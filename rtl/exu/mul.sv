==> flow/design.v <==
localparam XLEN = 32;
localparam XLEN_BYTES = XLEN / 8;
localparam BP_ADDR_SIZE = 8;
localparam RESET_VECTOR = 32'h00000000;
localparam INSTR_LEN = 32;
localparam INSTR_LEN_BYTES = INSTR_LEN / 8;
localparam DATA_LEN = XLEN;
localparam DATA_LEN_BYTES = DATA_LEN / 8;
localparam INSTR_MEM_WIDTH = XLEN;
localparam INSTR_MEM_DEPTH = 1024;
localparam INSTR_MEM_ADDR_WIDTH = $clog2(INSTR_MEM_DEPTH * INSTR_MEM_WIDTH / 8);
localparam INSTR_MEM_TAG_WIDTH = XLEN;
localparam DATA_MEM_WIDTH = XLEN;
localparam DATA_MEM_DEPTH = 1024;
localparam DATA_MEM_ADDR_WIDTH = $clog2(DATA_MEM_DEPTH * DATA_MEM_WIDTH / 8);
localparam REG_FILE_DEPTH = 32;
localparam REG_FILE_ADDR_WIDTH = $clog2(REG_FILE_DEPTH);
typedef struct packed {
  logic [31:0]             instr;
  logic [XLEN-1:0]         instr_tag;
  logic [4:0]              rs1_addr;
  logic [4:0]              rs2_addr;
  logic [XLEN-1:0]         imm;
  logic                    imm_valid;
  logic [4:0]              rd_addr;
  logic [$clog2(XLEN)-1:0] shamt;
  logic alu;
  logic rs1;
  logic rs2;
  logic imm12;
  logic rd;
  logic shimm5;
  logic imm20;
  logic pc;
  logic load;
  logic store;
  logic lsu;
  logic add;
  logic sub;
  logic land;
  logic lor;
  logic lxor;
  logic sll;
  logic sra;
  logic srl;
  logic slt;
  logic unsign;
  logic condbr;
  logic beq;
  logic bne;
  logic bge;
  logic blt;
  logic jal;
  logic by;
  logic half;
  logic word;
  logic mul;
  logic rs1_sign;
  logic rs2_sign;
  logic low;
  logic div;
  logic rem;
  logic nop;
  logic legal;
} idu0_out_t;
typedef struct packed {
  logic alu;
  logic rs1;
  logic rs2;
  logic imm12;
  logic rd;
  logic shimm5;
  logic imm20;
  logic pc;
  logic load;
  logic store;
  logic lsu;
  logic add;
  logic sub;
  logic land;
  logic lor;
  logic lxor;
  logic sll;
  logic sra;
  logic srl;
  logic slt;
  logic unsign;
  logic condbr;
  logic beq;
  logic bne;
  logic bge;
  logic blt;
  logic jal;
  logic by;
  logic half;
  logic word;
  logic mul;
  logic rs1_sign;
  logic rs2_sign;
  logic low;
  logic div;
  logic rem;
  logic nop;
  logic legal;
} decode_out_t;
typedef struct packed {
  logic [31:0]             instr;
  logic [XLEN-1:0]         instr_tag;
  logic [XLEN-1:0]         rs1_data;
  logic [XLEN-1:0]         rs2_data;
  logic [4:0]              rs1_addr;
  logic [4:0]              rs2_addr;
  logic [XLEN-1:0]         imm;
  logic                    imm_valid;
  logic [4:0]              rd_addr;
  logic [$clog2(XLEN)-1:0] shamt;
  logic alu;
  logic rs1;
  logic rs2;
  logic imm12;
  logic rd;
  logic shimm5;
  logic imm20;
  logic pc;
  logic load;
  logic store;
  logic lsu;
  logic add;
  logic sub;
  logic land;
  logic lor;
  logic lxor;
  logic sll;
  logic sra;
  logic srl;
  logic slt;
  logic unsign;
  logic condbr;
  logic beq;
  logic bne;
  logic bge;
  logic blt;
  logic jal;
  logic by;
  logic half;
  logic word;
  logic mul;
  logic rs1_sign;
  logic rs2_sign;
  logic low;
  logic div;
  logic rem;
  logic nop;
  logic legal;
} idu1_out_t;
typedef struct packed {
  logic [31:0] instr;
  logic [XLEN-1:0] instr_tag;
  logic [4:0] rs1_addr;
  logic [4:0] rs2_addr;
  logic [4:0] rd_addr;
  logic mul;
  logic alu;
  logic div;
  logic lsu;
} last_issued_instr_t;
typedef enum logic [2:0] {
  LSU_IDLE,
  LSU_LOAD_1,
  LSU_LOAD_2,
  LSU_DONE
} lsu_state_t;
module mul (
    input  logic                 clk,
    input  logic                 rst_n,
    input  idu1_out_t            mul_ctrl,
    input  logic                 freeze,
    output logic      [XLEN-1:0] out,
    output logic      [     4:0] out_rd_addr,
    output logic                 out_rd_wr_en,
    output logic      [XLEN-1:0] instr_tag_out,
    output logic      [    31:0] instr_out,
    output logic                 mul_busy
);
  logic valid_e1, valid_e2;
  logic mul_c1_e1_clken, mul_c1_e2_clken, mul_c1_e3_clken;
  logic exu_mul_c1_e1_clk, exu_mul_c1_e2_clk, exu_mul_c1_e3_clk;
  logic [XLEN-1:0] a_ff_e1, a_e1;
  logic [XLEN-1:0] b_ff_e1, b_e1;
  logic rs1_sign_e1, rs1_neg_e1;
  logic rs2_sign_e1, rs2_neg_e1;
  logic signed [XLEN:0] a_ff_e2, b_ff_e2;
  logic signed [2*XLEN:0] prod_e3;
  logic low_e1, low_e2, low_e3;
  logic [XLEN-1:0] a, b;
  logic [4:0] out_rd_addr_e1, out_rd_addr_e2, out_rd_addr_e3;
  logic out_rd_wr_en_e1, out_rd_wr_en_e2, out_rd_wr_en_e3;
  logic [XLEN-1:0] instr_tag_e1, instr_tag_e2, instr_tag_e3;
  logic [XLEN-1:0] instr_e1, instr_e2, instr_e3;
  assign a = mul_ctrl.rs1_data;
  assign b = mul_ctrl.rs2_data;
  dff_rst_en #(1) valid_e1_ff (
      .din (mul_ctrl.legal & mul_ctrl.mul),
      .dout(valid_e1),
      .en  (~freeze),
      .*
  );
  dff_rst #(1) rs1_sign_e1_ff (
      .din (mul_ctrl.rs1_sign),
      .dout(rs1_sign_e1),
      .*
  );
  dff_rst #(1) rs2_sign_e1_ff (
      .din (mul_ctrl.rs2_sign),
      .dout(rs2_sign_e1),
      .*
  );
  dff_rst #(1) low_e1_ff (
      .din (mul_ctrl.low),
      .dout(low_e1),
      .*
  );
  dff_rst #(XLEN) a_e1_ff (
      .din (a[XLEN-1:0]),
      .dout(a_ff_e1[XLEN-1:0]),
      .*
  );
  dff_rst #(XLEN) b_e1_ff (
      .din (b[XLEN-1:0]),
      .dout(b_ff_e1[XLEN-1:0]),
      .*
  );
  dff_rst #(5) out_rd_addr_ff (
      .din (mul_ctrl.rd_addr),
      .dout(out_rd_addr_e1),
      .*
  );
  dff_rst #(1) out_rd_wr_en_ff (
      .din (mul_ctrl.legal & mul_ctrl.mul),
      .dout(out_rd_wr_en_e1),
      .*
  );
  dff_rst #(XLEN + 32) instr_tag_ff (
      .din ({mul_ctrl.instr_tag, mul_ctrl.instr}),
      .dout({instr_tag_e1, instr_e1}),
      .*
  );
  assign a_e1[XLEN-1:0] = a_ff_e1[XLEN-1:0];
  assign b_e1[XLEN-1:0] = b_ff_e1[XLEN-1:0];
  assign rs1_neg_e1 = rs1_sign_e1 & a_e1[XLEN-1];
  assign rs2_neg_e1 = rs2_sign_e1 & b_e1[XLEN-1];
  dff_rst_en #(1) valid_e2_ff (
      .din (valid_e1),
      .dout(valid_e2),
      .en  (~freeze),
      .*
  );
  dff_rst #(1) low_e2_ff (
      .din (low_e1),
      .dout(low_e2),
      .*
  );
  dff_rst #(XLEN + 1) a_e2_ff (
      .din ({rs1_neg_e1, a_e1[XLEN-1:0]}),
      .dout(a_ff_e2[XLEN:0]),
      .*
  );
  dff_rst #(XLEN + 1) b_e2_ff (
      .din ({rs2_neg_e1, b_e1[XLEN-1:0]}),
      .dout(b_ff_e2[XLEN:0]),
      .*
  );
  dff_rst #(5) out_rd_addr_e2_ff (
      .din (out_rd_addr_e1),
      .dout(out_rd_addr_e2),
      .*
  );
  dff_rst #(1) out_rd_wr_en_e2_ff (
      .din (out_rd_wr_en_e1),
      .dout(out_rd_wr_en_e2),
      .*
  );
  dff_rst #(XLEN + 32) instr_tag_e2_ff (
      .din ({instr_tag_e1, instr_e1}),
      .dout({instr_tag_e2, instr_e2}),
      .*
  );
  logic signed [2*XLEN+1:0] prod_e2;
  assign prod_e2[2*XLEN+1:0] = a_ff_e2 * b_ff_e2;
  dff_rst #(1) low_e3_ff (
      .din (low_e2),
      .dout(low_e3),
      .*
  );
  dff_rst #(2 * XLEN + 1) prod_e3_ff (
      .din (prod_e2[2*XLEN:0]),
      .dout(prod_e3[2*XLEN:0]),
      .*
  );
  dff_rst #(5) out_rd_addr_e3_ff (
      .din (out_rd_addr_e2),
      .dout(out_rd_addr_e3),
      .*
  );
  dff_rst #(1) out_rd_wr_en_e3_ff (
      .din (out_rd_wr_en_e2),
      .dout(out_rd_wr_en_e3),
      .*
  );
  dff_rst #(XLEN + 32) instr_tag_e3_ff (
      .din ({instr_tag_e2, instr_e2}),
      .dout({instr_tag_e3, instr_e3}),
      .*
  );
  assign out[XLEN-1:0] = low_e3 ? prod_e3[XLEN-1:0] : prod_e3[2*XLEN-1:XLEN];
  assign out_rd_addr = out_rd_addr_e3;
  assign out_rd_wr_en = out_rd_wr_en_e3;
  assign instr_tag_out = instr_tag_e3;
  assign instr_out = instr_e3;
  assign mul_busy = out_rd_wr_en_e1 | out_rd_wr_en_e2;
endmodule
module dff #(
    parameter int WIDTH = 1
) (
    input logic [WIDTH-1:0] din,
    input logic             clk,
    output logic [WIDTH-1:0] dout
);
  always_ff @(posedge clk) begin
    dout[WIDTH-1:0] <= din[WIDTH-1:0];
  end
endmodule
module dff_rst #(                                 
    parameter int WIDTH = 1,
    parameter logic [WIDTH-1:0] RST_VAL = 0
) (
    input logic             clk,
    input logic             rst_n,
    input logic [WIDTH-1:0] din,
    output logic [WIDTH-1:0] dout
);
  always_ff @(posedge clk) begin
    if (!rst_n) dout[WIDTH-1:0] <= RST_VAL[WIDTH-1:0];
    else dout[WIDTH-1:0] <= din[WIDTH-1:0];
  end
endmodule
module dff_rst_en #(
    parameter int WIDTH = 1,
    parameter logic [WIDTH-1:0] RESET_VAL = 0
) (
    input logic [WIDTH-1:0] din,
    input logic             clk,
    input logic             rst_n,
    input logic             en,
    output logic [WIDTH-1:0] dout
);
  dff_rst #(WIDTH, RESET_VAL) dff_rst_inst (
      .din((en) ? din[WIDTH-1:0] : dout[WIDTH-1:0]),
      .*
  );
endmodule
module dff_rst_vector #(
    parameter int WIDTH = 1,
    parameter logic [WIDTH-1:0] RST_VAL = 0
) (
    input logic             clk,
    input logic             rst_n,
    input logic [WIDTH-1:0] reset_val,
    input logic [WIDTH-1:0] din,
    output logic [WIDTH-1:0] dout
);
  always_ff @(posedge clk) begin
    if (!rst_n) dout[WIDTH-1:0] <= reset_val[WIDTH-1:0];
    else dout[WIDTH-1:0] <= din[WIDTH-1:0];
  end
endmodule
module dff_rst_en_vector #(
    parameter int WIDTH = 1,
    parameter logic [WIDTH-1:0] RST_VAL = 0
) (
    input logic clk,
    input logic rst_n,
    input logic en,
    input logic [WIDTH-1:0] reset_val,
    input logic [WIDTH-1:0] din,
    output logic [WIDTH-1:0] dout
);
  dff_rst_vector #(WIDTH, RST_VAL) dff_rst_vector_inst (
      .din((en) ? din : dout),
      .*
  );
endmodule
module dff_rst_flush #(
  parameter int WIDTH = 1,
  parameter logic [WIDTH-1:0] RESET_VAL = 0
) (
  input logic [WIDTH-1:0] din,
  input logic             clk,
  input logic rst_n,
  input logic flush,
  output logic [WIDTH-1:0] dout 
);
dff_rst_en #(WIDTH, RESET_VAL) ff_inst (
  .clk(clk),
  .rst_n(rst_n),
  .din((flush) ? RESET_VAL : din),
  .dout(dout),
  .en(1'b1)
);
endmodule
module dff_rst_en_flush #(
    parameter int WIDTH = 1,
    parameter logic [WIDTH-1:0] RESET_VAL = 0
) (
    input logic [WIDTH-1:0] din,
    input logic             clk,
    input logic             rst_n,
    input logic             en,
    input logic flush,
    output logic [WIDTH-1:0] dout
);
  logic [WIDTH-1:0] din_i;
  logic [WIDTH-1:0] dout_i;
  assign din_i = (flush) ? RESET_VAL[WIDTH-1:0] : din[WIDTH-1:0];
  assign dout = (flush) ? RESET_VAL[WIDTH-1:0] : dout_i[WIDTH-1:0];
  dff_rst_en #(WIDTH, RESET_VAL) dff_rst_en_inst (
      .clk(clk),
      .rst_n(rst_n),
      .en(en),
      .din(din_i[WIDTH-1:0]),
      .dout(dout_i[WIDTH-1:0])
  );
endmodule
module pc #(
    parameter int PC_WIDTH = 32,
    parameter logic [PC_WIDTH-1:0] INC_AMOUNT = 4
) (
    input logic                clk,
    input logic                rst_n,
    input logic [PC_WIDTH-1:0] reset_vector,
    input logic load,
    input logic inc,
    input logic stall,
    input  logic [PC_WIDTH-1:0] pc_in,
    output logic [PC_WIDTH-1:0] pc_out,
    output logic                pc_out_valid
);
  logic [PC_WIDTH-1:0] pc_d, pc_q;
  logic update_pc;
  dff_rst_en_vector #(PC_WIDTH) dff_rst_en_vector_inst (
      .reset_val(reset_vector[PC_WIDTH-1:0]),
      .din(pc_d[PC_WIDTH-1:0]),
      .dout(pc_q[PC_WIDTH-1:0]),
      .en(update_pc),
      .*
  );
  always_comb begin
    unique casez ({
      load, inc, stall
    })
      3'b1?0: begin   
        pc_d = pc_in;
        pc_out_valid = 1'b1;
        update_pc = 1'b1;
      end
      3'b010: begin   
        pc_d = pc_q + INC_AMOUNT;
        pc_out_valid = 1'b1;
        update_pc = 1'b1;
      end
      3'b??1: begin   
        pc_d = 'b0;
        pc_out_valid = 1'b0;
        update_pc = 1'b0;
      end
      default: begin
        pc_d = 'b0;
        pc_out_valid = 1'b0;
        update_pc = 1'b0;
      end
    endcase
  end
  assign pc_out[PC_WIDTH-1:0] = pc_q[PC_WIDTH-1:0];
endmodule
module twoscomp #(
    parameter WIDTH = 32
) (
    input logic [WIDTH-1:0] din,
    output logic [WIDTH-1:0] dout
);
  logic [WIDTH-1:1] dout_temp;   
  genvar i;
  for (i = 1; i < WIDTH; i++) begin : flip_after_first_one   
    assign dout_temp[i] = (|din[i-1:0]) ? ~din[i] : din[i];  
  end : flip_after_first_one
  assign dout[WIDTH-1:0] = {dout_temp[WIDTH-1:1], din[0]};
endmodule   
From RTL to reports: mul:

What the tools print for mul, step after step.
Line numbers count from 1 in the design file above.
Library cell names are shortened.
A cell with n/a has no value.

* top module: mul
* clock input: clk
* standard-cell library: sky130hd
* timing corner: tt_025C_1v80

Elaborated design:

Yosys after proc, flatten, opt, wreduce and memory -nomap, before mapping. Enables and synchronous resets that opt folds into registers are not counted as muxes. Memory bits, and registers merged into a memory's read port (data or address), are not among the register bits. Print and check cells are not counted. Equal cells are merged and count once.

* multipliers: 1
* mux-type cells: 1
* bitwise logic cells: 4

Operators with widths (number)
* multiplier 33 x 33 -> 64 bit: 1
* 2-to-1 mux 32 bit: 1
* AND 1 bit: 3
* bitwise OR 1 bit: 1

* register bits after elaboration: 409
* input bits: 222
* output and inout bits: 103
* cells after elaboration: 25

Longest topological paths:

Yosys ltp: most cells in a row. Word level: on the elaborated netlist, between registers, memories and ports. Mapped: between sequential cells and ports; inverters and the memories' decode and read muxes count.

* word-level depth: 1
* ABC_AREA: 0
* depth in mapped cells: 29
* gate-level depth less buffers: 27

Netlist:

Source: synth_stat.txt of the flow (Yosys; design flattened, memories mapped). It holds for the ABC_AREA given above (unset counts as 0); a run with the other value may have another netlist.
Totals and module areas in this step are rounded.

Cells by type
* fa_1: number 1125, total area 22521.6 µm²
* dfxtp_1: number 409, total area 8.19E+03 µm²
* and2_1: number 903, total area 5.65E+03 µm²
* inv_1: number 1076, total area 4.04E+03 µm²
* ha_1: number 212, total area 2.65E+03 µm²
* nand2_1: number 566, total area 2.12E+03 µm²
* clkbuf_1: number 247, total area 927.139 µm²
* mux2_2: number 32, total area 360.346 µm²
* xnor2_1: number 41, total area 359.094 µm²
* a21oi_1: number 59, total area 295.283 µm²
* nor2_1: number 69, total area 258.998 µm²
* xor2_1: number 23, total area 201.443 µm²
* nor2b_1: number 31, total area 193.936 µm²
* o21ai_0: number 36, total area 180.173 µm²
* a21o_1: number 19, total area 142.637 µm²
* nand2b_1: number 18, total area 112.608 µm²
* and3_1: number 15, total area 93.84 µm²
* mux2i_1: number 7, total area 70.067 µm²

Other cell types: 47; their cells: 137.

* mapped cells: 5025
* chip area (Yosys): 49000 µm²
* sequential part of the area: 8200 µm²
* flip-flop cells: 409
* buffer cells: 262

The figures by module come from a second, unflattened synthesis with its own total; it is not the netlist above.

* cell total of the unflattened synthesis: 5102
* area (unflattened synthesis): 50000 µm²

Rows give one instance, submodules left out.

Modules
* mul: times used 1, cells 4245, area 39000 µm², seq. area 0.0 µm²
* dff_rst (WIDTH=64): times used 3, cells 134, area 1800 µm², seq. area 1300 µm²
* dff_rst (WIDTH=33): times used 2, cells 69, area 920 µm², seq. area 660 µm²
* dff_rst (WIDTH=32): times used 2, cells 67, area 900 µm², seq. area 640 µm²
* dff_rst (WIDTH=65): times used 1, cells 137, area 1800 µm², seq. area 1300 µm²
* dff_rst (WIDTH=5): times used 3, cells 10, area 130 µm², seq. area 100 µm²
* dff_rst (WIDTH=1): times used 8, cells 2, area 26 µm², seq. area 20 µm²

Timing after synthesis:

Path of least setup slack by OpenSTA after synthesis, without wires, with an ideal clock, recovery checks aside; 20% of the period is set as input and as output delay. Where synthesis merged equal registers, the netlist keeps one of their names.

* path type: register to register
* from: register b_e2_ff.dout[0]
* to: register prod_e3_ff.dout[63]
* period: 10200 ps
* setup time: 123 ps
* launch time at the first pin: 0 ps
* data arrival time: 7659 ps
* required time: 10077 ps
* setup slack: 2418 ps
* delay of the path: 7782 ps
* driving pins on the path: 24
* path buffers: 1
* synthesis period reached: 7782 ps

"delay of the path" = arrival - input delay + setup time.
"driving pins on the path" counts driving pins, that of a launching flip-flop among them; a cell with two outputs on the path counts twice.
"synthesis period reached" = period - worst setup slack (recovery checks aside). The figure is calculated, with input and output delays left at 20% of the set period.
Between the ends stands the longest chain of elaborated cells between them, by number of cells; it is not shown to be the way that was timed. Of several equally long chains one is given.
Each line given opens the expression or statement behind the cell; cells for indexed reads and writes are added by Yosys, which also makes memories of some case tables.

* cell sequence: dfxtp_1 -> clkbuf_1 -> nand2_1 -> inv_1 -> fa_1 -> fa_1 -> fa_1 -> inv_1 -> fa_1 -> inv_1 -> fa_1 -> fa_1 -> fa_1 -> inv_1 -> fa_1 -> inv_1 -> ha_1 -> nand3_1 -> nor4b_1 -> nand4b_1 -> a311oi_2 -> a41o_1 -> o22ai_1 -> mux2_1
* cells in the longest elaborated chain: 1
* elaborated cells between the ends (all ways): 1
* RTL lines with such cells: 1
* those cells by class: mul (1)

RTL lines, path post-synthesis
* start, declared: line 340 `output logic [WIDTH-1:0] dout`
* start, assigned: line 343 `if (!rst_n) dout[WIDTH-1:0] <= RST_VAL[WIDTH-1:0];`
* start, assigned: line 344 `else dout[WIDTH-1:0] <= din[WIDTH-1:0];`
* multiplier 33 x 33 -> 64 bit: line 289 `assign prod_e2[2*XLEN+1:0] = a_ff_e2 * b_ff_e2;`
* end, assigned: line 343
* end, assigned: line 344
* end, declared: line 340

Timing after layout:

Path of least setup slack in the final report of entry B (OpenROAD, finished layout, wires in). Where an end is a register, its clock arrival counts in the times.
The path's times are printed in steps of 10 ps; the period is the one set.

* path type: register to register
* from: register a_e2_ff.dout[32]
* to: register prod_e3_ff.dout[63]
* period: 14200 ps
* setup time: 110 ps
* launch time at the first pin: 600 ps
* data arrival time: 9600 ps
* required time: 14700 ps
* setup slack: 5090 ps
* driving pins on the path: 24
* path buffers: 1

Between the ends stands the longest chain of elaborated cells between them, by number of cells; it is not shown to be the way that was timed. Of several equally long chains one is given.

* cell sequence: dfxtp_1 -> buf_4 -> nand2_1 -> inv_1 -> fa_1 -> fa_1 -> fa_1 -> inv_1 -> fa_1 -> inv_1 -> fa_1 -> fa_1 -> fa_1 -> inv_1 -> fa_1 -> inv_1 -> ha_1 -> nand3_1 -> nor4b_1 -> nand4b_1 -> a311oi_2 -> a41o_1 -> o22ai_1 -> mux2_1
* cells in the longest elaborated chain: 1
* elaborated cells between the ends (all ways): 1
* RTL lines with such cells: 1
* those cells by class: mul (1)

RTL lines, path after layout
* start, declared: line 340 `output logic [WIDTH-1:0] dout`
* start, assigned: line 343 `if (!rst_n) dout[WIDTH-1:0] <= RST_VAL[WIDTH-1:0];`
* start, assigned: line 344 `else dout[WIDTH-1:0] <= din[WIDTH-1:0];`
* multiplier 33 x 33 -> 64 bit: line 289 `assign prod_e2[2*XLEN+1:0] = a_ff_e2 * b_ff_e2;`
* end, assigned: line 343
* end, assigned: line 344
* end, declared: line 340

==> results <==
Top module mul; platform sky130hd; tools Yosys and OpenROAD; 2 stored runs in no particular order. Input and output delays are each 20% of the period that was set; the output load is 0.01 pF.
"clock period reached": clock period set for the run, less the worst setup slack. It is reckoned from that one timing run; input and output delays stay at 20% of the period that was set.
"worst setup path time" means the part of the period allowed to the worst setup path (the constraints hold back 20% at inputs and 20% at outputs) less its slack; where the path has registers, the arrival times of their clocks count too.
"total design power" is the tool's figure for a default switching activity; nothing was simulated.
"worst setup path time" is known to 10 ps.
The measured numbers are rounded.

### Entry A

==> flow/run.sh <==
#!/bin/bash
# the make line also repeats the synthesis and layout settings of config.mk as NAME=value (left out here)
make -C /OpenROAD-flow-scripts/flow DESIGN_CONFIG=/design/flow/config.mk WORK_HOME=/design/flow/orfs CLKGATE_MAP_FILE= finish
==> flow/config.mk <==
export PLATFORM = sky130hd
export DESIGN_NAME = mul
export DESIGN_NICKNAME = mul
export VERILOG_FILES = /design/flow/design.v
export SDC_FILE = /design/flow/constraint.sdc
export NUM_CORES = 4
export LEC_CHECK = 0
export ABC_AREA = 1
export CAP_MARGIN = 20
export CELL_PAD_IN_SITES_DETAIL_PLACEMENT = 0
export CELL_PAD_IN_SITES_GLOBAL_PLACEMENT = 3
export CORE_MARGIN = 2
export CORE_UTILIZATION = 65
export CTS_CLUSTER_SIZE = 91
export GPL_TIMING_DRIVEN = 0
export MAX_ROUTING_LAYER = met5
export SLEW_MARGIN = 10
==> flow/constraint.sdc <==
create_clock -name core_clock -period 5.21 [get_ports {clk}]
set_input_delay 1.0420 -clock core_clock [delete_from_list [all_inputs] [get_ports {clk}]]
set_output_delay 1.0420 -clock core_clock [all_outputs]
set_load 0.01 [all_outputs]

Outcome of entry A: stopped before the end: placement reported GPL-0301

### Entry B

==> flow/run.sh <==
#!/bin/bash
# the make line also repeats the synthesis and layout settings of config.mk as NAME=value (left out here)
make -C /OpenROAD-flow-scripts/flow DESIGN_CONFIG=/design/flow/config.mk WORK_HOME=/design/flow/orfs CLKGATE_MAP_FILE= finish
==> flow/config.mk <==
export PLATFORM = sky130hd
export DESIGN_NAME = mul
export DESIGN_NICKNAME = mul
export VERILOG_FILES = /design/flow/design.v
export SDC_FILE = /design/flow/constraint.sdc
export NUM_CORES = 4
export LEC_CHECK = 0
export CAP_MARGIN = 20
export CORE_MARGIN = 2
export CORE_UTILIZATION = 40
export SLEW_MARGIN = 20
==> flow/constraint.sdc <==
create_clock -name core_clock -period 14.2 [get_ports {clk}]
set_input_delay 2.8400 -clock core_clock [delete_from_list [all_inputs] [get_ports {clk}]]
set_output_delay 2.8400 -clock core_clock [all_outputs]
set_load 0.01 [all_outputs]

Results of entry B:
- Die area: 130000 µm²
- Worst setup slack after layout: 5100 ps
- Standard-cell area after layout: 55000 µm²
- Clock period reached: 9108 ps
- Netlist area reported by Yosys: 49000 µm²
- Utilization after routing: 0.45
- Worst setup path time: 9110 ps
- Class of the worst setup path: register to register
- Worst hold slack: 410 ps
- Post-route setup TNS: 0 ps
- Total design power: 3300 uW
